==> flow/design.v <==
module buttonpressed(clock, reset, button_in, pulse_out);
	input        clock;			 
	input	       reset;			 
	input        button_in;		 
	output       pulse_out;		 
	reg          pulse_out;
	reg    [1:0] state;			 
	reg    [1:0] next_state;	 
	parameter [1:0] BUTTON_FREE = 2'b00, BUTTON_PRESSED = 2'b01, BUTTON_RELEASED = 2'b10;
	always@(posedge clock or negedge reset) begin
		if(reset == 1'b0)
			state <= BUTTON_FREE;
		else
			state <= next_state;
	end
	always@(state or button_in) begin
		next_state = state;
		case(state)
			BUTTON_FREE: begin
				if(button_in == 1'b0)
					next_state = BUTTON_PRESSED;
			end
			BUTTON_PRESSED: begin
				if(button_in == 1'b1)
					next_state = BUTTON_RELEASED;
			end
			BUTTON_RELEASED: next_state = BUTTON_FREE;
			default: next_state = 2'bxx;
		endcase
	end
	always@(state) begin
		pulse_out = 1'b0;			
		case(state)
			BUTTON_FREE:		pulse_out = 1'b0;
			BUTTON_PRESSED:	pulse_out = 1'b0;
			BUTTON_RELEASED:	pulse_out = 1'b1;
			default:				pulse_out = 1'bx;	
		endcase
	end
endmodule
module fsm16bit(clock, reset, enable, check, mode, direction, value, count);
	input         clock;
	input         reset;
	input         enable;
	input         check;
	input         mode;
	input         direction;
	input   [3:0] value;
	output [15:0] count;
	reg    [15:0] counter_state;
	parameter STUDENT_ID = 16'b0011011110000010;
	always @(posedge clock or negedge reset) begin
		if(reset == 1'b0)
			counter_state <= 16'b0;
		else if(enable) begin
			if (check == 0) begin   				 
				counter_state <= STUDENT_ID;		 
			end
			else begin  					 
				if (mode == 0) begin		 
					if (direction == 0) begin		 
						counter_state <= {counter_state[0], counter_state[15:1]};
					end
					else begin							 
						counter_state <= {counter_state[14:0], counter_state[15]};
					end
				end			
				else begin    
					if (direction == 0) begin		 
						counter_state <= counter_state - value;
					end
					else begin							 
						counter_state <= counter_state + value;
					end
				end
			end
		end
	end
	assign count = counter_state; 
endmodule
module sevensegdecoder_proc_bdeduffy(hex_digit, hex_display);
   input  [3:0] hex_digit;
   output [6:0] hex_display;
   reg [6:0] hex_display;
   always@(hex_digit) begin
        case(hex_digit)
           0:    hex_display = 7'b1000000;
           1:    hex_display = 7'b1111001;
           2:    hex_display = 7'b0100100;
           3:    hex_display = 7'b0110000;
           4:    hex_display = 7'b0011001;
           5:    hex_display = 7'b0010010;
           6:    hex_display = 7'b0000010;
           7:    hex_display = 7'b1111000;
           8:    hex_display = 7'b0000000;
           9:    hex_display = 7'b0010000;
           10:    hex_display = 7'b0001000;
           11:    hex_display = 7'b0000011;
           12:    hex_display = 7'b1000110;
           13:    hex_display = 7'b0100001;
           14:    hex_display = 7'b0000110;
           15:    hex_display = 7'b0001110;
           default: hex_display = 7'b1111111;
        endcase
     end
endmodule
module project3bTop(CLOCK_50, SW, KEY, HEX3, HEX2, HEX1, HEX0, LED);
   input         CLOCK_50;  
   input   [6:0] SW;        
   input   [1:0] KEY;       
   output  [6:0] HEX3;		 
	output  [6:0] HEX2; 
	output  [6:0] HEX1;
	output  [6:0] HEX0;
	output  [6:0] LED;		 
   wire          enable;    
   wire   [15:0] count;     
	assign LED = SW;
	buttonpressed U1(CLOCK_50, KEY[1], KEY[0], enable);
   fsm16bit      U2(CLOCK_50, KEY[1], enable, SW[6], SW[5], SW[4], SW[3:0], count); 
	sevensegdecoder_proc_bdeduffy HEXDEC0(count[3:0], HEX0);
	sevensegdecoder_proc_bdeduffy HEXDEC1(count[7:4], HEX1);
	sevensegdecoder_proc_bdeduffy HEXDEC2(count[11:8], HEX2);
	sevensegdecoder_proc_bdeduffy HEXDEC3(count[15:12], HEX3);
endmodule
## Step by step through the tools: project3bTop

Tool output for the design above, in the order of the flow.
Line numbers count from 1 in the design file above.
Library cell names are shortened.
A cell with n/a has no value.

| set-up | value |
|---|---|
| top | project3bTop |
| clock | CLOCK_50 |
| standard-cell library | sky130hd |
| timing corner | tt_025C_1v80 |

## Elaborated design

Source: Yosys, flattened and elaborated, memories not mapped. Widths are those after wreduce. Registers that Yosys merges into a memory's read port (data or address) are not register bits. Print and check cells do not count. Equal cells are merged and count once.
Memory sizes are those after Yosys's memory passes, which may raise the word count (mostly to a power of two), join words into wider ones and drop unused or constant bits.

| bit counts | value |
|---|---|
| bits in read-only memories | 448 |
| register bits after elaboration | 18 |
| memories kept | 4 |
| input bits | 10 |

Memory list:

| name | depth | bits a word | rd ports | wr ports | RTL line | source |
|---|---|---|---|---|---|---|
| (no name shown) | 16 | 7 | 1 | 0 | 86 | `case(hex_digit)` |
| (no name shown) | 16 | 7 | 1 | 0 | 86 |  |
| (no name shown) | 16 | 7 | 1 | 0 | 86 |  |
| (no name shown) | 16 | 7 | 1 | 0 | 86 |  |

| operators by class | value |
|---|---|
| mux-type cells | 8 |
| add/subtract/negate cells | 2 |
| reduce/logical cells | 3 |
| eq/ne operators | 4 |

Operators by type and width:

| kind | count |
|---|---|
| two-way mux 16 bit | 4 |
| adder 16 x 4 -> 16 bit | 1 |
| subtractor 16 x 4 -> 16 bit | 1 |
| parallel mux 2 bit (select 3 bit) | 1 |
| != test 2 bit with constant B | 2 |
| two-way mux 2 bit | 2 |
| == test 2 x 1 -> 1 bit with constant B | 1 |
| == test 2 bit with constant B | 1 |
| logical NOT 2 bit | 1 |
| AND reduction 2 bit | 1 |
| OR reduction 2 bit | 1 |
| parallel mux 1 bit (select 2 bit) | 1 |

## Depth

Depth = most cells in a row (Yosys ltp): at word level without a register or memory, in the mapped netlist without a sequential cell, where the memories' decode and read muxes count.

| depth | value |
|---|---|
| word-level depth | 4 |
| ABC_AREA | 0 |
| gate-level depth with buffers | 11 |
| mapped depth without buffers | 11 |

## After synthesis

Yosys stat after the flow's synthesis: flattened, memories mapped to cells. It holds for the ABC_AREA given above (unset counts as 0); a run with the other value may have another netlist.

| mapped netlist | value |
|---|---|
| chip area (Yosys) | 2813.9 um^2 |
| mapped cells | 358 |
| sequential part of the area | 476.7 um^2 |
| mapped flip-flops | 19 |
| buffer cells | 28 |

Cells by type:

| type | count | area in all (um^2) |
|---|---|---|
| ha_1 | 42 | 525.504 |
| dfrtp_1 | 18 | 450.432 |
| mux2i_1 | 21 | 210.202 |
| a21oi_1 | 36 | 180.173 |
| o21ai_0 | 25 | 125.12 |
| nor2_1 | 33 | 123.869 |
| nand2_1 | 27 | 101.347 |
| mux2_2 | 7 | 78.826 |
| inv_1 | 19 | 71.318 |
| a21o_1 | 9 | 67.565 |
| o22ai_1 | 10 | 62.56 |
| xor2_1 | 7 | 61.309 |
| buf_4 | 7 | 52.55 |
| xnor2_1 | 6 | 52.55 |
| mux4_2 | 2 | 45.043 |
| nor2b_1 | 7 | 43.792 |
| clkbuf_1 | 11 | 41.29 |
| a31oi_1 | 6 | 37.536 |

Other cell types: 33; their cells: 65.
By module: a second synthesis without flattening, with its own total; a netlist apart from the flattened one above.

| second synthesis, totals | value |
|---|---|
| cell total of the unflattened synthesis | 351 |
| area (unflattened synthesis) | 3017.9 um^2 |

Rows give one instance, submodules left out.

By module:

| module | sequential area (um^2) | instances | cells | area (um^2) |
|---|---|---|---|---|
| fsm16bit | 400.4 | 1 | 210 | 1761.7 |
| sevensegdecoder_proc_bdeduffy | 0.0 | 4 | 32 | 275.3 |
| buttonpressed | 76.3 | 1 | 6 | 102.6 |
| project3bTop | 0.0 | 1 | 7 | 52.6 |

## Timing after synthesis

Source: OpenSTA report_checks on the synthesized netlist (no wires, ideal clock, input and output delay 20% of the period each), path of least setup slack; recovery checks are left aside. Register names are those of the netlist, which keeps one name where synthesis merged equal registers.

| timing path after synthesis | value |
|---|---|
| kind | input port to flip-flop |
| start point | input SW[4] |
| end point | register U2.counter_state[9] |
| setup slack | 0.456 ns |
| launch time at the first pin | 0.692 ns |
| driving pins on the path | 10 |
| period | 3.46 ns |
| delay of the path | 2.311 ns |
| required time | 3.383 ns |
| arrival | 2.926 ns |
| setup time | 0.077 ns |
| synthesis period reached | 3.004 ns |

"delay of the path" = arrival - input delay + setup time.
"driving pins on the path" counts driving pins, that of a launching flip-flop among them; a cell with two outputs on the path counts twice.
"synthesis period reached" = period - worst setup slack (recovery checks aside). The figure is calculated, with input and output delays left at 20% of the set period.
The rows between start and end are the longest chain of elaborated cells between them; the timing report does not say that the signal goes this way. Where chains are equally long, one stands for them.
Each line given opens the expression or statement behind the cell; cells for indexed reads and writes are added by Yosys, which also makes memories of some case tables.
At most two assigning lines are given for a register; there are more.

| on the way, after synthesis | value |
|---|---|
| path through | buf_2 > buf_1 > mux2_2 > ha_1 > a21o_1 > a21oi_2 > a21oi_1 > o21ai_0 > mux2_2 > a21oi_1 |
| length of the longest elaborated chain | 3 |
| elaborated cells between the ends (all ways) | 4 |
| source lines of those cells | 4 |
| those cells by class | mux (4) |

RTL lines, path after synthesis:

| element | RTL line | source |
|---|---|---|
| from (decl) | 109 | `input   [6:0] SW;` |
| two-way mux 16 bit | 61 | `if (direction == 0) begin` |
| two-way mux 16 bit | 60 | `if (mode == 0) begin` |
| two-way mux 16 bit | 56 | `if (check == 0) begin` |
| to (assign) | 62 | `counter_state <= {counter_state[0], counter_state[15:1]};` |
| to (assign) | 65 | `counter_state <= {counter_state[14:0], counter_state[15]};` |
| to (decl) | 50 | `reg [15:0] counter_state;` |

## Worst path after layout

Path of least setup slack in the final report of run 1 (OpenROAD, finished layout, wires in). Where an end is a register, its clock arrival counts in the times.

| timing path post-layout | value |
|---|---|
| kind | input port to flip-flop |
| start point | input SW[2] |
| end point | register U2.counter_state[9] |
| driving pins on the path | 11 |
| required time | 5.00 ns |
| launch time at the first pin | 0.96 ns |
| period | 4.82 ns |
| setup slack | 1.13 ns |
| setup time | 0.08 ns |
| arrival | 3.87 ns |

The rows between start and end are the longest chain of elaborated cells between them; the timing report does not say that the signal goes this way. Where chains are equally long, one stands for them.
At most two assigning lines are given for a register; there are more.

| on the way, post-layout | value |
|---|---|
| path through | clkdlybuf4s50_1 > nor3_1 > ha_1 > mux2_2 > ha_1 > a21o_1 > a21oi_2 > a21oi_1 > o21ai_0 > mux2_2 > a21oi_1 |
| length of the longest elaborated chain | 4 |
| elaborated cells between the ends (all ways) | 5 |
| source lines of those cells | 5 |
| those cells by class | add/sub (2); mux (3) |

RTL lines, path post-layout:

| element | RTL line | source |
|---|---|---|
| from (decl) | 109 | `input   [6:0] SW;` |
| subtractor 16 x 4 -> 16 bit | 70 | `counter_state <= counter_state - value;` |
| two-way mux 16 bit | 69 | `if (direction == 0) begin` |
| two-way mux 16 bit | 60 | `if (mode == 0) begin` |
| two-way mux 16 bit | 56 | `if (check == 0) begin` |
| to (assign) | 62 | `counter_state <= {counter_state[0], counter_state[15:1]};` |
| to (assign) | 65 | `counter_state <= {counter_state[14:0], counter_state[15]};` |
| to (decl) | 50 | `reg [15:0] counter_state;` |

==> results <==
Flow measurements of project3bTop on sky130hd: 2 stored runs with different settings, listed in no order. Input and output delays are each 20% of the period that was set; the output load is 0.01 pF.
"period reached" is the run's clock period less its worst setup slack. It is reckoned from that one timing run; input and output delays stay at 20% of the period that was set.
"time used up by the worst setup path": the worst setup path's part of the clock period (all of it between registers, 20% less for each end at a port) less its slack. A launch clock that arrives late makes it longer, a capture clock that arrives late makes it shorter.
"total power after layout" is the tool's figure for a default switching activity; nothing was simulated.

## Run 1

==> flow/run.sh <==
#!/bin/bash
# the make line also repeats the synthesis and layout settings of config.mk as NAME=value (left out here)
make -C /OpenROAD-flow-scripts/flow DESIGN_CONFIG=/design/flow/config.mk WORK_HOME=/design/flow/orfs CLKGATE_MAP_FILE= finish
==> flow/config.mk <==
export PLATFORM = sky130hd
export DESIGN_NAME = project3bTop
export DESIGN_NICKNAME = project3bTop
export VERILOG_FILES = /design/flow/design.v
export SDC_FILE = /design/flow/constraint.sdc
export NUM_CORES = 4
export LEC_CHECK = 0
export CAP_MARGIN = 20
export CELL_PAD_IN_SITES_GLOBAL_PLACEMENT = 0
export CORE_ASPECT_RATIO = 0.65
export CORE_MARGIN = 2
export CORE_UTILIZATION = 31
export MAX_ROUTING_LAYER = met5
export MIN_ROUTING_LAYER = met1
export PLACE_DENSITY_LB_ADDON = 0.11
export SETUP_SLACK_MARGIN = 0.67
export SLEW_MARGIN = 20
export TNS_END_PERCENT = 50
==> flow/constraint.sdc <==
create_clock -name core_clock -period 4.82 [get_ports {CLOCK_50}]
set_input_delay 0.9640 -clock core_clock [delete_from_list [all_inputs] [get_ports {CLOCK_50}]]
set_output_delay 0.9640 -clock core_clock [all_outputs]
set_load 0.01 [all_outputs]

| result of run 1 | value |
|---|---|
| standard-cell area of the final layout | 3372.0 um^2 |
| final worst hold slack | 0.491 ns |
| period reached | 3.686 ns |
| chip area after synthesis (Yosys) | 2813.9 um^2 |
| time used up by the worst setup path | 2.72 ns |
| worst setup path type | input port to flip-flop |
| setup slack of the critical path | 1.134 ns |
| total power after layout | 0.002169 W |
| utilization after layout | 0.39 |
| setup TNS | 0.000 ns |
| overall die area | 9873.0 um^2 |

## Run 2

==> flow/run.sh <==
#!/bin/bash
# the make line also repeats the synthesis and layout settings of config.mk as NAME=value (left out here)
make -C /OpenROAD-flow-scripts/flow DESIGN_CONFIG=/design/flow/config.mk WORK_HOME=/design/flow/orfs CLKGATE_MAP_FILE= finish
==> flow/config.mk <==
export PLATFORM = sky130hd
export DESIGN_NAME = project3bTop
export DESIGN_NICKNAME = project3bTop
export VERILOG_FILES = /design/flow/design.v
export SDC_FILE = /design/flow/constraint.sdc
export NUM_CORES = 4
export LEC_CHECK = 0
export CAP_MARGIN = 20
export CELL_PAD_IN_SITES_DETAIL_PLACEMENT = 2
export CORE_ASPECT_RATIO = 1.51
export CORE_MARGIN = 2
export CORE_UTILIZATION = 62
export GPL_ROUTABILITY_DRIVEN = 0
export PLACE_DENSITY = 0.54
export SETUP_SLACK_MARGIN = 0.0
export SLEW_MARGIN = 20
==> flow/constraint.sdc <==
create_clock -name core_clock -period 1.74 [get_ports {CLOCK_50}]
set_input_delay 0.3480 -clock core_clock [delete_from_list [all_inputs] [get_ports {CLOCK_50}]]
set_output_delay 0.3480 -clock core_clock [all_outputs]
set_load 0.01 [all_outputs]

Run 2: did not finish, placement stopped with DPL-0033
