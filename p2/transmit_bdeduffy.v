==> flow/design.v <==
`timescale 1ns/100ps
module counter9bit_bdeduffy (enable, clear, clk, count);
   input        enable;		 
   input        clear;		 
   input        clk;		 
   output [8:0] count;		 
   reg    [8:0] count;		 
   parameter CLRDEL = 10;	 
   parameter CLKDEL = 15;	 
   always @(posedge clk or posedge clear) begin  
      if(clear)
         count <= #CLRDEL 4'b0;
      else begin
         if(enable) begin
            if(count == 9'd511)
               count <= #CLKDEL 9'b000000000;
            else
               count <= #CLKDEL count + 9'd1;
         end
      end
   end
endmodule
`timescale 1ns/100ps
module hc280_bdeduffy(data_in, even, odd);
   input  [8:0] data_in;
   output       even, odd;
   wire  out;
   assign out = data_in[0] + data_in[1] + data_in[2] + data_in[3] + data_in[4] + data_in[5] + data_in[6] + data_in[7] + data_in[8]; 
   assign even = ~out;
   assign odd = out;
   specify
   (data_in *> even) = (20);
   (data_in *> odd) = (23);
   endspecify
endmodule
module register10bit_bdeduffy(clk, d_in, q_out); 
   input        clk;
   input  [9:0] d_in; 
   output [9:0] q_out; 
   reg    [9:0] q_out;		 
   always @(posedge clk) begin  
      q_out <= d_in;
   end
endmodule
module transmit_bdeduffy(clk, enable, clear, data_out);
   input        clk, enable, clear;
   output [9:0] data_out;
   wire [8:0] ctr_out;
   wire even, odd;
   wire [9:0] reg_in;
   counter9bit_bdeduffy          U1(enable, clear, clk, ctr_out);
   hc280_bdeduffy                U2(ctr_out, even, odd);
   assign reg_in = {odd, ctr_out};
   register10bit_bdeduffy U3(clk, reg_in, data_out);
endmodule
# Reports on transmit_bdeduffy
# Tool output for the design above, in the order of the flow.
# Line numbers count from 1 in the design file above.
# Operators carry their Yosys type and port widths (W data, S select, Z words).
# Cell names lack the library's common part.
setup:
  top_module: "transmit_bdeduffy"
  clock: "clk"
  library: "sky130hd"
  corner: "tt_025C_1v80"

# After elaboration
# Source: Yosys, flattened and elaborated, memories not mapped. Widths are those after wreduce; folded enables and synchronous resets count as part of the registers. Registers that Yosys merges into a memory's read port (data or address) are not register bits. Print and check cells do not count. Equal cells are merged and count once.
bits:
  ff_bits: 19
  output_inout_bits: 10
  inputBits: 3
  word_cells: 13
classes:
  equal: 1
  muxes: 1
  n_addsub: 9
op_table:
  columns: ["operator", "n"]
  rows:
  - ["$add A9 B1 Y9 const B", 1]
  - ["$eq A9 B9 Y1 const B", 1]
  - ["$mux W9", 1]
  - ["$add A1 B1 Y1", 8]

# Depth
# Longest topological path by Yosys (ltp), each cell counted once; first at word level (registers and memories cut), then after technology mapping (sequential cells cut; the memories' decode and read muxes count).
depth:
  word_depth: 8
  abc_area: 0
  ltp_mapped: 8
  depth_no_buf: 7

# After synthesis
# Yosys stat after the flow's synthesis: flattened, memories mapped to cells. It holds for the ABC_AREA given above (unset counts as 0); a run with the other value may have another netlist.
# Totals and module areas in this step are rounded.
synth_totals:
  flip_flops: 19
  cells: 73
  buf_cells: 3
  yosys_area_um2: 779
by_type:
  columns: ["cell_type", "n", "area_total_um2"]
  rows:
  - ["dfrtp_1", 9, 225.216]
  - ["dfxtp_1", 10, 200.192]
  - ["xnor2_1", 6, 52.55]
  - ["nand2_1", 8, 30.029]
  - ["o21ai_0", 6, 30.029]
  - ["ha_1", 2, 25.024]
  - ["nand4_1", 4, 25.024]
  - ["mux2_2", 2, 22.522]
  - ["a31oi_1", 2, 12.512]
  - ["nor2b_1", 2, 12.512]
  - ["a21oi_1", 2, 10.01]
  - ["buf_2", 2, 10.01]
  - ["mux2i_1", 1, 10.01]
  - ["nor4bb_1", 1, 10.01]
  - ["a22o_1", 1, 8.758]
  - ["and4_1", 1, 8.758]
  - ["o311ai_0", 1, 8.758]
  - ["xor2_1", 1, 8.758]
# Not listed: further types 10, cells in them 12.
# By module: a second synthesis without flattening, with its own total; a netlist apart from the flattened one above.
hier_totals:
  cells_unflattened: 68
  hier_area_um2: 776
# Each row is one instance without its submodules.
modules:
  columns: ["mod", "instances", "mod_area_um2", "cells"]
  rows:
  - ["counter9bit_bdeduffy", 1, 492, 50]
  - ["register10bit_bdeduffy", 1, 200, 10]
  - ["hc280_bdeduffy", 1, 83.8, 8]
  - ["transmit_bdeduffy", 1, 0.0, 0]

# Timing after synthesis
# Source: OpenSTA report_checks on the synthesized netlist (no wires, ideal clock, input and output delay 20% of the period each), path of least setup slack; recovery checks are left aside. Register names are those of the netlist, which keeps one name where synthesis merged equal registers.
synth_timing:
  path_kind: "register to register"
  startpoint: "register U1.count[0]"
  endpoint: "register U1.count[3]"
  launch_ps: 0
  slack_ps: -19
  setup_ps: 83
  t_arrival_ps: 1606
  required_ps: 1587
  driving_pins: 9
  delay_ps: 1689
  n_path_buf: 1
  tclk_ps: 1670
  period_less_setup_slack_ps: 1689
# "delay_ps" is the arrival time less input delay plus setup time.
# "driving_pins": output pins that drive a net of the path, with the launching flip-flop's if there is one; two outputs of one cell count as two.
# "period_less_setup_slack_ps" is the clock period less the worst setup slack; recovery checks do not enter. This is arithmetic on one report: input and output delays are still those of the set period (20% each).
# The rows between start and end are the longest chain of elaborated cells between them; the timing report does not say that the signal goes this way. Where chains are equally long, one stands for them.
# Each line given opens the expression or statement behind the cell; cells for indexed reads and writes are added by Yosys, which also makes memories of some case tables.
# At most two assigning lines are given for a register; there are more.
synth_between:
  path_cell_list: "dfrtp_1 > ha_1 > nand4_1 > nor2_1 > ha_1 > buf_2 > nor2b_1 > nand4_1 > o21ai_0"
  elab_chain_cells: 2
  cells_between: 3
  cone_lines: 2
  cone_classes: "add/sub (1); eq/ne (1); mux (1)"
synth_lines:
  columns: ["item", "line_no", "source"]
  rows:
  - ["start: declaration", 6, "output [8:0] count;"]
  - ["start: assignment", 12, "count <= #CLRDEL 4'b0;"]
  - ["start: assignment", 18, "count <= #CLKDEL count + 9'd1;"]
  - ["$add A9 B1 Y9", 18, null]
  - ["$mux W9", 15, "if(count == 9'd511)"]
  - ["end: assignment", 16, "count <= #CLKDEL 9'b000000000;"]
  - ["end: assignment", 18, null]
  - ["end: declaration", 6, null]

# Path in the finished layout
# Path of least setup slack in the final report of run A (OpenROAD, finished layout, wires in). Where an end is a register, its clock arrival counts in the times.
# The report prints the path's times to 10 ps; the period is as set.
layout_timing:
  path_kind: "register to register"
  startpoint: "register U1.count[1]"
  endpoint: "register U1.count[0]"
  driving_pins: 7
  required_ps: 1300
  slack_ps: -330
  launch_ps: 290
  n_path_buf: 0
  t_arrival_ps: 1630
  tclk_ps: 1110
  setup_ps: 100
# The rows between start and end are the longest chain of elaborated cells between them; the timing report does not say that the signal goes this way. Where chains are equally long, one stands for them.
# At most two assigning lines are given for a register; there are more.
layout_between:
  path_cell_list: "dfrtp_2 > ha_4 > nand4_1 > nor2_2 > ha_4 > nor2_1 > mux2_4"
  elab_chain_cells: 2
  cells_between: 2
  cone_lines: 1
  cone_classes: "eq/ne (1); mux (1)"
layout_lines:
  columns: ["item", "line_no", "source"]
  rows:
  - ["start: declaration", 6, "output [8:0] count;"]
  - ["start: assignment", 12, "count <= #CLRDEL 4'b0;"]
  - ["start: assignment", 18, "count <= #CLKDEL count + 9'd1;"]
  - ["$eq A9 B9 Y1", 15, "if(count == 9'd511)"]
  - ["$mux W9", 15, null]
  - ["end: assignment", 16, "count <= #CLKDEL 9'b000000000;"]
  - ["end: assignment", 18, null]
  - ["end: declaration", 6, null]

# Measured results for transmit_bdeduffy: 2 stored runs of the Yosys and OpenROAD flow on sky130hd. The settings differ; the order carries no meaning. The constraints put input and output delay at 20% of the set period each and load the outputs with 0.01 pF.
# "achieved_period_ps" means the clock period less the worst setup slack. The figure is calculated, with input and output delays left at 20% of the set period.
# By "worstPathTime_ps" is meant the share of the clock period that the worst setup path is allowed (20% is reserved at inputs, 20% at outputs), minus its slack. Clock arrival times at its registers enter into it.
# "power.total_mw": no workload was simulated; the value follows from the tool's default switching activity.
# "worstPathTime_ps" is known to 10 ps.
# Results are given in rounded form.
runs:
  - name: "run A"
    settings:
      period_ns: 1.11
      CAP_MARGIN: 20
      CORE_MARGIN: 2
      CORE_UTILIZATION: 40
      SLEW_MARGIN: 20
    results:
      synthesis_area_um2: 779
      design.die.area_um2: 2320
      post_route_stdcell_area_um2: 1070
      final_util_pct: 60.0
      final_setup_ws_ps: -334
      setupTns_ps: -2710
      power.total_mw: 2.61
      achieved_period_ps: 1444
      worstPathTime_ps: 1440
      critical_path_kind: "register to register"
  - name: "run B"
    settings:
      period_ns: 1.36
      CORE_UTILIZATION: 20
      SETUP_SLACK_MARGIN: 0.12
      PLACE_DENSITY_LB_ADDON: 0.25
      CORE_MARGIN: 5
      CELL_PAD_IN_SITES_DETAIL_PLACEMENT: 2
      ABC_AREA: 0
      GPL_TIMING_DRIVEN: 1
      CTS_CLUSTER_DIAMETER: 230
      MAX_ROUTING_LAYER: "met4"
      CAP_MARGIN: 20
      SLEW_MARGIN: 20
    results:
      synthesis_area_um2: 779
      design.die.area_um2: 5250
      post_route_stdcell_area_um2: 1190
      final_util_pct: 32.0
      final_setup_ws_ps: -164
      setupTns_ps: -1000
      power.total_mw: 2.42
      achieved_period_ps: 1524
      worstPathTime_ps: 1520
      critical_path_kind: "register to register"
